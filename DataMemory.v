==> flow/design.v <==
module DataMemory(clk, dataOut, address, writeEnable, dataIn);
parameter addresswidth = 7;
parameter depth = 2**addresswidth;
parameter width = 8;
output reg [width-1:0]  dataOut;
input clk;
input [addresswidth-1:0]    address;
input writeEnable;
input[width-1:0]    dataIn;
reg [width-1:0] memory [depth-1:0];
always @(posedge clk) begin
    if(writeEnable)
        memory[address] <= dataIn;
    dataOut <= memory[address];
    end
integer i;
initial begin
for(i=0;i<depth;i=i+1)
memory[i]=3*i;
end
endmodule
module DataMemory_breakable(clk, dataOut, address, writeEnable, dataIn, faultactive);
parameter addresswidth = 7;
parameter depth = 2**addresswidth;
parameter width = 8;
parameter Xi = 1;
parameter Xj = 0;  
parameter Yi = Xi + 1;
parameter Yj = width - 1;  
output reg [width-1:0]  dataOut;
input clk;
input[addresswidth-1:0]    address;
input writeEnable;
input[width-1:0]    dataIn;
input faultactive;
reg[width-1:0] memory [depth-1:0];
always @(posedge clk) begin
    if(writeEnable) begin
        if (!faultactive || !(address==Xi || address==Yi)) begin
            memory[address] <= dataIn;
        end
        else begin
            if (address == Xi) begin
                memory[address] <= dataIn;
                memory[Yi][Yj] <= dataIn[Xj];
            end
            else begin
                memory[address][Yj-1:0] <= dataIn[Yj-1:0];
            end
        end
    end
    dataOut <= memory[address];
end
integer i;
initial begin
for(i=0;i<depth;i=i+1)
memory[i]=3*i;
end
endmodule
# ---- Reports on DataMemory
# The steps from the RTL of DataMemory to its reports follow in flow order.
# Line numbers count from 1 in the design file above.
# Cell names lack the library's common part.
# A cell with n/a has no value.
dict set report setup {
  top {DataMemory}
  clk_port {clk}
  library {sky130hd}
  lib_corner {tt_025C_1v80}
}

# ---- Elaborated design
# Counts by Yosys on the flattened word-level netlist (proc, flatten, opt, wreduce; memories kept). Register bits leave out memories and registers merged into their read ports (data or address); mux counts leave out enables and synchronous resets folded into registers. Print and check cells are left out. Cells with the same type and inputs are merged into one.
# Memory sizes are those after Yosys's memory passes, which may raise the word count (mostly to a power of two), join words into wider ones and drop unused or constant bits.
dict set report classes {
  n_addsub 0
  n_mul 0
  n_div 0
  cmp 0
  n_eq 0
  n_shift 0
  n_mux 3
  logic 0
  n_reduce_logical 0
}
# op n
set ops {}
lappend ops {{two-way mux 8 bit} 1}
lappend ops {{two-way mux 7 bit} 1}
lappend ops {{two-way mux 1 bit} 1}
dict set report word_totals {
  ff_bits 0
  latch_bits 0
  ram_bits 1024
  rom_bits 0
  clocked_rd_ports_x_width 8
  n_memories 1
  in_bits 17
  out_inout_bits 8
  elab_cells 4
}
# memory words width read_ports write_ports line_no
set mem_list {}
lappend mem_list {memory 128 8 1 1 10} ;# reg [width-1:0] memory [depth-1:0];

# ---- Logic depth
# Depth = most cells in a row (Yosys ltp): at word level without a register or memory, in the mapped netlist without a sequential cell, where the memories' decode and read muxes count.
dict set report depth {
  word_depth 1
  abc_area 0
  depth_mapped 11
  mapped_depth_nobuf 7
}

# ---- Netlist
# Yosys stat after the flow's synthesis: flattened, memories mapped to cells. It holds for the ABC_AREA given above (unset counts as 0); a run with the other value may have another netlist.
dict set report synth_totals {
  stdcells 2475
  yosys_area_mm2 0.0404338
  seq_area_mm2 0.0309096
  ff_cells 1032
  buffers 195
}
# cell_type n type_area_um2
set types {}
lappend types {edfxtp_1 1024 3.07E+04}
lappend types {a221oi_1 220 1.93E+03}
lappend types {nor2_1 240 900.864}
lappend types {mux2_2 60 675.648}
lappend types {a21oi_1 125 625.6}
lappend types {mux2i_1 61 610.586}
lappend types {a22oi_1 73 548.026}
lappend types {buf_2 80 400.384}
lappend types {o21ai_0 80 400.384}
lappend types {nand2_1 102 382.867}
lappend types {a22o_1 41 359.094}
lappend types {clkbuf_1 72 270.259}
lappend types {buf_6 23 258.998}
lappend types {mux4_2 11 247.738}
lappend types {a221o_1 20 200.192}
lappend types {dfxtp_1 8 160.154}
lappend types {o22ai_1 24 150.144}
lappend types {o221ai_1 17 148.893}
# Not listed: further types 48, cells in them 194.

# ---- Worst setup path after synthesis
# OpenSTA on the mapped netlist: ideal clock, no wires. The path of least setup slack (recovery checks aside). Input and output delay are each 20% of the period. Register names are those of the netlist, which keeps one name where synthesis merged equal registers.
dict set report synth_timing {
  kind {input to register}
  startpoint {input port address[2]}
  endpoint {memory memory[72][0]}
  clock_period_ns 3.01
  input_delay_ns 0.602
  setup_time_ns 0.395
  launch_ns 0.602
  t_arrival_ns 2.500
  required_ns 2.615
  path_slack_ns 0.115
  path_delay_ns 2.293
  stages 8
  n_path_buf 7
  synth_period_reached_ns 2.895
}
# "path_delay_ns" = arrival - input delay + setup time.
# "stages": output pins that drive a net of the path, with the launching flip-flop's if there is one; two outputs of one cell count as two.
# "synth_period_reached_ns" = period - worst setup slack (recovery checks aside). The figure is calculated, with input and output delays left at 20% of the set period.
# The rows between start and end are the longest chain of elaborated cells between them; the timing report does not say that the signal goes this way. Where chains are equally long, one stands for them.
# Each line given opens the expression or statement behind the cell; cells for indexed reads and writes are added by Yosys, which also makes memories of some case tables.
dict set report synth_between {
  cell_sequence {buf_6 -> buf_6 -> buf_6 -> buf_6 -> buf_2 -> buf_2 -> buf_2 -> nor4_1}
  elab_chain_len 1
  cells_between 1
  cone_lines 1
  cone_classes {mux (1)}
}
# item line_no
set synth_rtl {}
lappend synth_rtl {{start: declaration} 7} ;# input [addresswidth-1:0]    address;
lappend synth_rtl {{two-way mux 7 bit} 12} ;# if(writeEnable)
lappend synth_rtl {{end: declaration} 10} ;# reg [width-1:0] memory [depth-1:0];

# ---- Worst path after layout
# Path of least setup slack in the final report of flow run A (OpenROAD, finished layout, wires in). Where an end is a register, its clock arrival counts in the times.
dict set report layout_timing {
  kind {input to register}
  startpoint {input port address[2]}
  endpoint {register dataOut[3]}
  clock_period_ns 3.46
  input_delay_ns 0.69
  setup_time_ns 0.12
  launch_ns 0.69
  t_arrival_ns 3.35
  required_ns 4.02
  path_slack_ns 0.68
  stages 9
  n_path_buf 3
}
dict set report layout_between {
  cell_sequence {buf_8 -> and2_4 -> buf_4 -> a221oi_1 -> nor2_1 -> a22o_1 -> o31ai_1 -> buf_4 -> nand4_1}
}
# item line_no
set layout_rtl {}
lappend layout_rtl {{start: declaration} 7} ;# input [addresswidth-1:0]    address;
lappend layout_rtl {{end: declaration} 5} ;# output reg [width-1:0]  dataOut;
# Chain of elaborated cells between the ends: none given.

# Stored flow runs of DataMemory (2 of them; Yosys, OpenROAD, sky130hd). They differ in their settings and are not a sequence. Constraints: input delay and output delay 20% of the set period each, output load 0.01 pF.
# "achievedPeriod_ns" = clock period - worst setup slack. The figure is calculated, with input and output delays left at 20% of the set period.
# "worst_path_time_ns" means the part of the period allowed to the worst setup path (the constraints hold back 20% at inputs and 20% at outputs) less its slack; where the path has registers, the arrival times of their clocks count too.
run="flow run A" settings period_ns=3.46 CAP_MARGIN=20 CORE_MARGIN=2 CORE_UTILIZATION=40 SLEW_MARGIN=20
run="flow run A" results synthesis_area_mm2=0.0404338 total_die_area_mm2=0.103642 finish.utilization_pct=47.3 final_setup_ws_ns=0.677 timing.setup.tns_ns=0.000 achievedPeriod_ns=2.783 worst_path_time_ns=2.09 worst_setup_path_type="input to register"
run="flow run B" settings period_ns=2.72 CORE_UTILIZATION=42 SETUP_SLACK_MARGIN=0.54 PLACE_DENSITY_LB_ADDON=0.11 CORE_ASPECT_RATIO=1.15 CORE_MARGIN=2 CELL_PAD_IN_SITES_GLOBAL_PLACEMENT=3 CELL_PAD_IN_SITES_DETAIL_PLACEMENT=0 ABC_AREA=1 SLEW_MARGIN=30 CAP_MARGIN=20
run="flow run B" results synthesis_area_mm2=0.0439759 total_die_area_mm2=0.107315 finish.utilization_pct=48.9 final_setup_ws_ns=0.623 timing.setup.tns_ns=0.000 achievedPeriod_ns=2.097 worst_path_time_ns=1.55 worst_setup_path_type="input to register"
